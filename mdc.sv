==> flow/design.v <==
module mdc_b(  
    input ld, clk,
    input [31:0] i_a, i_b,
    output [31:0] res,  
    output done);  
    reg [31:0] a, b;
    always @(posedge clk)
        if (ld) begin  
            a <= i_a;  
            b <= i_b;  
        end
        else  
            if (b <= a)
                a <= a - b;
            else
                b <= b - a;
    assign res = a + b;
    assign done = !(a && b);
endmodule
# Tool chain data of mdc_b
# What the tools print for mdc_b, step after step.
# Line numbers count from 1 in the design file above.
# The mark n/a stands for no value.
[setup]
top = "mdc_b"
clk_port = "clk"
library = "sky130hd"
pvt_corner = "tt_025C_1v80"

# Word level
# Counts by Yosys on the flattened word-level netlist (proc, flatten, opt, wreduce; memories kept). Register bits leave out memories and registers merged into their read ports (data or address). Print and check cells are left out. Cells with the same type and inputs are merged into one.
[op_classes]
n_addsub = 3
compare = 1
equal = 1
mux = 4
n_reduce_logical = 3
[op_table]
columns = ["operator", "count"]
rows = [
  ["2-to-1 mux 32 bit", 4],
  ["subtractor 32 bit", 2],
  ["adder 32 bit", 1],
  ["<= comparator 32 bit", 1],
  ["logical AND 32 bit", 1],
  ["!= test 2 bit (second input constant)", 1],
  ["nonzero test 2 bit", 1],
  ["logical NOT 1 bit", 1],
]
[bits]
ff_bits = 64
wordCells = 14

# Depth
# Yosys ltp: most cells in a row. Word level: on the elaborated netlist, between registers, memories and ports. Mapped: between sequential cells and ports; inverters and the memories' decode and read muxes count.
[logic_depth]
ltp_word = 3
abc_area = 0
ltp_mapped = 10
mapped_depth_nobuf = 10

# After synthesis
# Yosys stat after the flow's synthesis: flattened, memories mapped to cells. It holds for the ABC_AREA given above (unset counts as 0); a run with the other value may have another netlist.
[mapped]
cell_count = 1070
synth_area_um2 = 8326.7
seq_area_um2 = 1921.8
flip_flops = 64
[types]
columns = ["cell", "count", "type_area_um2"]
rows = [
  ["sky130_fd_sc_hd__edfxtp_1", 64, 1.92E+03],
  ["sky130_fd_sc_hd__ha_1", 94, 1.18E+03],
  ["sky130_fd_sc_hd__a21oi_1", 99, 495.475],
  ["sky130_fd_sc_hd__xnor2_1", 47, 411.645],
  ["sky130_fd_sc_hd__inv_1", 108, 405.389],
  ["sky130_fd_sc_hd__o21ai_0", 81, 405.389],
  ["sky130_fd_sc_hd__nand2_1", 93, 349.085],
  ["sky130_fd_sc_hd__nor2_1", 86, 322.81],
  ["sky130_fd_sc_hd__a21o_1", 30, 225.216],
  ["sky130_fd_sc_hd__nor4_1", 23, 143.888],
  ["sky130_fd_sc_hd__nor3_1", 26, 130.125],
  ["sky130_fd_sc_hd__a311oi_1", 14, 122.618],
  ["sky130_fd_sc_hd__o21bai_1", 16, 120.115],
  ["sky130_fd_sc_hd__a211oi_1", 15, 112.608],
  ["sky130_fd_sc_hd__mux2i_1", 11, 110.106],
  ["sky130_fd_sc_hd__xor2_1", 12, 105.101],
  ["sky130_fd_sc_hd__clkbuf_1", 25, 93.84],
  ["sky130_fd_sc_hd__nor2b_1", 15, 93.84],
]
# Not listed: further types 52, cells in them 211.

# Timing after synthesis
# OpenSTA on the mapped netlist: ideal clock, no wires. The path of least setup slack (recovery checks aside). Input and output delay are each 20% of the period. Register names are those of the netlist, which keeps one name where synthesis merged equal registers.
[synth_path]
path_kind = "reg2reg"
from = "register a[0]"
to = "register a[0]"
clock_period_ns = 3.28
t_first_pin_ns = 0.000
arrival_time_ns = 2.987
slack_ns = -0.267
delay_ns = 3.548
stages = 10
path_buffers = 0
synth_period_reached_ns = 3.547
# "delay_ns" is the arrival time less input delay plus setup time.
# "stages" counts driving pins, that of a launching flip-flop among them; a cell with two outputs on the path counts twice.
# "synth_period_reached_ns" is the clock period less the worst setup slack; recovery checks do not enter. This is arithmetic on one report: input and output delays are still those of the set period (20% each).
# The rows between start and end are the longest chain of elaborated cells between them; the timing report does not say that the signal goes this way. Where chains are equally long, one stands for them.
# Each line given opens the expression or statement behind the cell; cells for indexed reads and writes are added by Yosys, which also makes memories of some case tables.
# Only ways into the end's enable, where the timed path ends, are counted here.
[synth_between]
path_cell_list = "sky130_fd_sc_hd__edfxtp_1 sky130_fd_sc_hd__ha_1 sky130_fd_sc_hd__fa_1 sky130_fd_sc_hd__nor2b_1 sky130_fd_sc_hd__o21ai_0 sky130_fd_sc_hd__a21oi_1 sky130_fd_sc_hd__o22ai_1 sky130_fd_sc_hd__o221a_2 sky130_fd_sc_hd__o221ai_1 sky130_fd_sc_hd__nand3_1"
elab_chain_len = 2
[synth_rtl]
columns = ["item", "line_no", "source"]
rows = [
  ["start, declared", 6, "reg [31:0] a, b;"],
  ["start, assigned", 9, "a <= i_a;"],
  ["start, assigned", 14, "a <= a - b;"],
  ["<= comparator 32 bit", 13, "if (b <= a)"],
  ["nonzero test 2 bit", "n/a", ""],
  ["end, assigned", 9, ""],
  ["end, assigned", 14, ""],
  ["end, declared", 6, ""],
]

# Path in the finished layout
# Path of least setup slack in the final report of flow run A (OpenROAD, finished layout, wires in). Where an end is a register, its clock arrival counts in the times.
[layout_path]
path_kind = "reg2out"
from = "register b[1]"
to = "output res[24]"
clock_period_ns = 7.29
output_delay_ns = 1.46
t_first_pin_ns = 0.34
arrival_time_ns = 4.49
slack_ns = 1.35
stages = 11
path_buffers = 1
# The rows between start and end are the longest chain of elaborated cells between them; the timing report does not say that the signal goes this way. Where chains are equally long, one stands for them.
[layout_between]
path_cell_list = "sky130_fd_sc_hd__edfxtp_1 sky130_fd_sc_hd__inv_1 sky130_fd_sc_hd__fa_1 sky130_fd_sc_hd__o21ba_1 sky130_fd_sc_hd__o21ai_0 sky130_fd_sc_hd__nand3_1 sky130_fd_sc_hd__a311oi_2 sky130_fd_sc_hd__a311o_1 sky130_fd_sc_hd__a311oi_1 sky130_fd_sc_hd__xor2_1 sky130_fd_sc_hd__clkdlybuf4s50_1"
elab_chain_len = 1
[layout_rtl]
columns = ["item", "line_no", "source"]
rows = [
  ["start, declared", 6, "reg [31:0] a, b;"],
  ["start, assigned", 10, "b <= i_b;"],
  ["start, assigned", 16, "b <= b - a;"],
  ["adder 32 bit", 17, "assign res = a + b;"],
  ["end, declared", 4, "output [31:0] res,"],
]

# mdc_b through Yosys and OpenROAD on sky130hd: 2 stored runs, unordered, with their settings and measured results. The constraints put input and output delay at 20% of the set period each and load the outputs with 0.01 pF.
# "achieved_clock_period_ns" means the clock period less the worst setup slack. The figure is calculated, with input and output delays left at 20% of the set period.

[[run]]
name = "flow run A"
[run.settings]
period_ns = 7.29
CORE_UTILIZATION = 22
SETUP_SLACK_MARGIN = 0.88
PLACE_DENSITY_LB_ADDON = 0.26
CORE_ASPECT_RATIO = 0.88
ABC_AREA = 0
SLEW_MARGIN = 40
CAP_MARGIN = 20
CORE_MARGIN = 2
[run.results]
synth_chip_area_um2 = 8326.7
final_hold_ws_ns = 0.887
final_setup_ws_ns = 1.347
achieved_clock_period_ns = 5.943
post_route_util_pct = 27.0
tns_ns = 0.000
final_die_area_um2 = 39424.2

[[run]]
name = "flow run B"
[run.settings]
period_ns = 7.29
CORE_UTILIZATION = 64
SETUP_SLACK_MARGIN = 1.12
PLACE_DENSITY_LB_ADDON = 0.01
CORE_ASPECT_RATIO = 1.19
CELL_PAD_IN_SITES_DETAIL_PLACEMENT = 0
TNS_END_PERCENT = 80
CTS_CLUSTER_SIZE = 20
CTS_CLUSTER_DIAMETER = 310
CAP_MARGIN = 20
CORE_MARGIN = 2
SLEW_MARGIN = 20
[run.results]
synth_chip_area_um2 = 8326.7
final_hold_ws_ns = 0.940
final_setup_ws_ns = 1.335
achieved_clock_period_ns = 5.955
post_route_util_pct = 76.1
tns_ns = 0.000
final_die_area_um2 = 13942.4
