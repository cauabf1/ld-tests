==> flow/design.v <==
module mmc_s(  
    input ld, clk,
    input [31:0] i_a, i_b,
    output [31:0] res,  
    output done);  
    wire [31:0] a, b, a_i_a, b_i_b;
    wire en_a, en_b;
    assign a_i_a = a + i_a;
    assign b_i_b = b + i_b;
    assign en_a = a < b;
    assign en_b = b < a;
    reg32 ra(ld, clk, en_a, i_a, a_i_a, a);
    reg32 rb(ld, clk, en_b, i_b, b_i_b, b);
    assign res = a;
    assign done = (a == b);
endmodule
module reg32(  
    input ld, clk, en,
    input [31:0] data_l, data_i,
    output reg [31:0] data_o);
    always @(posedge clk)
    if (ld) 
        data_o = data_l;
    else if (en) 
        data_o = data_i;
endmodule
* Step by step through the tools: mmc_s
Tool output for the design above, in the order of the flow.
Line numbers count from 1 in the design file above.
Operators carry their Yosys type and port widths (W data, S select, Z words).
Cell names lack the library's common part.
A cell with n/a has no value.
- Top :: mmc_s
- Clock port :: clk
- Standard-cell library :: sky130hd
- Timing corner :: tt_025C_1v80

* Word-level counts
Source: Yosys, flattened and elaborated, memories not mapped. Widths are those after wreduce. Registers that Yosys merges into a memory's read port (data or address) are not register bits. Print and check cells do not count. Equal cells are merged and count once.
- Flip-flop bits (word level) :: 64
- Input port bits :: 66
- Output and inout bits :: 33
- Word-level cells :: 13
- $add $sub $neg :: 2
- Magnitude comparators :: 2
- Equal/unequal tests :: 1
- Muxes and demuxes :: 4
- Reductions and logical operators :: 2
** Operator list (number)
- $mux W32 :: 4
- $add A32 B32 Y32 :: 2
- $lt A32 B32 Y1 :: 2
- $eq A32 B32 Y1 :: 1
- $reduce_bool A2 Y1 :: 2

* Logic depth
Yosys ltp: most cells in a row. Word level: on the elaborated netlist, between registers, memories and ports. Mapped: between sequential cells and ports; inverters and the memories' decode and read muxes count.
- Depth in word-level cells :: 3
- ABC_AREA :: 1
- Depth in mapped cells :: 14
- Mapped depth without buffers :: 14

* After synthesis
The flow's flattened synthesis, as Yosys stat reports it; memories are mapped. The netlist is that of the ABC_AREA named above (0 if unset); the other value can give another one.
** Cells by type
- nand2_1 :: number 576, total area 2.16E+03 µm²
- edfxtp_1 :: number 64, total area 1.92E+03 µm²
- ha_1 :: number 94, total area 1.18E+03 µm²
- inv_1 :: number 261, total area 979.69 µm²
- nand3_1 :: number 92, total area 460.442 µm²
- nor2_1 :: number 84, total area 315.302 µm²
- a21oi_1 :: number 60, total area 300.288 µm²
- xnor2_1 :: number 18, total area 157.651 µm²
- nand2_2 :: number 16, total area 100.096 µm²
- nand3_2 :: number 9, total area 90.086 µm²
- o21ai_0 :: number 15, total area 75.072 µm²
- nand3b_1 :: number 8, total area 60.058 µm²
- nand4_1 :: number 9, total area 56.304 µm²
- o21ai_1 :: number 11, total area 55.053 µm²
- or2_2 :: number 7, total area 43.792 µm²
- fa_1 :: number 2, total area 40.038 µm²
- nor2_2 :: number 6, total area 37.536 µm²
- o21bai_1 :: number 5, total area 37.536 µm²
Other cell types: 12; their cells: 34.
- Standard cells after synthesis :: 1371
- Chip area (Yosys) :: 8275.4 µm²
- Area of sequential cells :: 1921.8 µm²
- Flip-flop cells :: 64
- Buffer cells :: 13

* Worst setup path after synthesis
OpenSTA on the mapped netlist: ideal clock, no wires. The path of least setup slack (recovery checks aside). Input and output delay are each 20% of the period. Register names are those of the netlist, which keeps one name where synthesis merged equal registers.
- Path type :: register to register
- From :: register ra.data_o[11]
- To :: register ra.data_o[0]
- Clock period :: 3.41 ns
- Library setup time :: 0.390 ns
- Launch time at the first pin :: 0.000 ns
- Arrival time :: 2.034 ns
- Data required time :: 3.020 ns
- Path slack :: 0.987 ns
- Delay of the path :: 2.424 ns
- Stages :: 13
- Buffers on the path :: 0
- Period reached after synthesis :: 2.423 ns
"delay of the path" = arrival - input delay + setup time.
"stages": output pins that drive a net of the path, with the launching flip-flop's if there is one; two outputs of one cell count as two.
"period reached after synthesis" = period - worst setup slack (recovery checks aside). The figure is calculated, with input and output delays left at 20% of the set period.
The rows between start and end are the longest chain of elaborated cells between them; the timing report does not say that the signal goes this way. Where chains are equally long, one stands for them.
Each line given opens the expression or statement behind the cell; cells for indexed reads and writes are added by Yosys, which also makes memories of some case tables.
The path ends at the enable pin of a flip-flop; only ways to that pin are counted.
- Cell sequence :: edfxtp_1 -> inv_1 -> ha_1 -> nand2_1 -> inv_1 -> nand2_1 -> nor3_1 -> nand2_1 -> nand2_1 -> nand2_1 -> nand2_1 -> nand2_1 -> nand2_1
- Length of the longest elaborated chain :: 2
- Elaborated cells on any way between the ends :: 2
- Source lines of those cells :: 1
- Classes of those cells :: 1 x compare; 1 x reduce/logical
** Ends and longest elaborated chain, after synthesis
- start: declaration :: line 20 : output reg [31:0] data_o);
- start: assignment :: line 23 : data_o = data_l;
- start: assignment :: line 25 : data_o = data_i;
- $lt A32 B32 Y1 :: line 10 : assign en_a = a < b;
- $reduce_bool A2 Y1
- end: assignment :: line 23
- end: assignment :: line 25
- end: declaration :: line 20

* Worst path after layout
Path of least setup slack in the final report of flow run 1 (OpenROAD, finished layout, wires in). Where an end is a register, its clock arrival counts in the times.
- Path type :: register to output
- From :: register rb.data_o[15]
- To :: output done
- Clock period :: 2.56 ns
- Output delay :: 0.51 ns
- Launch time at the first pin :: 0.36 ns
- Arrival time :: 1.93 ns
- Data required time :: 2.05 ns
- Path slack :: 0.12 ns
- Stages :: 9
- Buffers on the path :: 1
The rows between start and end are the longest chain of elaborated cells between them; the timing report does not say that the signal goes this way. Where chains are equally long, one stands for them.
- Cell sequence :: edfxtp_1 -> ha_1 -> nand4_1 -> nor3_2 -> inv_1 -> nor2_2 -> nand2_2 -> inv_1 -> buf_2
- Length of the longest elaborated chain :: 1
- Elaborated cells on any way between the ends :: 1
- Source lines of those cells :: 1
- Classes of those cells :: 1 x eq/ne
** Ends and longest elaborated chain, post-layout
- start: declaration :: line 20 : output reg [31:0] data_o);
- start: assignment :: line 23 : data_o = data_l;
- start: assignment :: line 25 : data_o = data_i;
- $eq A32 B32 Y1 :: line 15 : assign done = (a == b);
- end: declaration :: line 5 : output done);

Subject: mmc_s on sky130hd, stored results

Hello all,

Stored flow runs of mmc_s (2 of them; Yosys, OpenROAD, sky130hd). They differ in their settings and are not a sequence. Constraints: input delay and output delay 20% of the set period each, output load 0.01 pF.
"reached clock period": clock period set for the run, less the worst setup slack. It is reckoned from that one timing run; input and output delays stay at 20% of the period that was set.
"worst setup path time": the worst setup path's part of the clock period (all of it between registers, 20% less for each end at a port) less its slack. A launch clock that arrives late makes it longer, a capture clock that arrives late makes it shorter.
"total power of the final layout": no workload was simulated; the value follows from the tool's default switching activity.

* Flow run 1
** Files
==> flow/run.sh <==
#!/bin/bash
# the make line also repeats the synthesis and layout settings of config.mk as NAME=value (left out here)
make -C /OpenROAD-flow-scripts/flow DESIGN_CONFIG=/design/flow/config.mk WORK_HOME=/design/flow/orfs CLKGATE_MAP_FILE= finish
==> flow/config.mk <==
export PLATFORM = sky130hd
export DESIGN_NAME = mmc_s
export DESIGN_NICKNAME = mmc_s
export VERILOG_FILES = /design/flow/design.v
export SDC_FILE = /design/flow/constraint.sdc
export NUM_CORES = 4
export LEC_CHECK = 0
export ABC_AREA = 1
export CAP_MARGIN = 20
export CELL_PAD_IN_SITES_GLOBAL_PLACEMENT = 0
export CORE_ASPECT_RATIO = 1.45
export CORE_MARGIN = 5
export CORE_UTILIZATION = 28
export GPL_ROUTABILITY_DRIVEN = 0
export MAX_ROUTING_LAYER = met5
export PLACE_DENSITY_LB_ADDON = 0.02
export SLEW_MARGIN = 20
export TNS_END_PERCENT = 25
==> flow/constraint.sdc <==
create_clock -name core_clock -period 2.56 [get_ports {clk}]
set_input_delay 0.5120 -clock core_clock [delete_from_list [all_inputs] [get_ports {clk}]]
set_output_delay 0.5120 -clock core_clock [all_outputs]
set_load 0.01 [all_outputs]
** Results
- Worst setup slack after layout :: 0.116 ns
- Reached clock period :: 2.444 ns
- Die size :: 33,153.4 µm²
- Setup total negative slack :: 0.000 ns
- Total power of the final layout :: 14,624 uW
- Worst setup path time :: 1.93 ns
- Type of the worst setup path :: register to output
- Netlist area reported by Yosys :: 8,275.4 µm²
- Standard-cell area after layout :: 11,314.6 µm²

* Flow run 2
** Files
==> flow/run.sh <==
#!/bin/bash
# the make line also repeats the synthesis and layout settings of config.mk as NAME=value (left out here)
make -C /OpenROAD-flow-scripts/flow DESIGN_CONFIG=/design/flow/config.mk WORK_HOME=/design/flow/orfs CLKGATE_MAP_FILE= finish
==> flow/config.mk <==
export PLATFORM = sky130hd
export DESIGN_NAME = mmc_s
export DESIGN_NICKNAME = mmc_s
export VERILOG_FILES = /design/flow/design.v
export SDC_FILE = /design/flow/constraint.sdc
export NUM_CORES = 4
export LEC_CHECK = 0
export CAP_MARGIN = 20
export CELL_PAD_IN_SITES_GLOBAL_PLACEMENT = 2
export CORE_MARGIN = 2
export CORE_UTILIZATION = 55
export CTS_CLUSTER_SIZE = 67
export MAX_ROUTING_LAYER = met4
export PLACE_DENSITY_LB_ADDON = 0.19
export SLEW_MARGIN = 30
==> flow/constraint.sdc <==
create_clock -name core_clock -period 4.61 [get_ports {clk}]
set_input_delay 0.9220 -clock core_clock [delete_from_list [all_inputs] [get_ports {clk}]]
set_output_delay 0.9220 -clock core_clock [all_outputs]
set_load 0.01 [all_outputs]
** Results
Incomplete, placement halted on FLW-0024.

Thanks
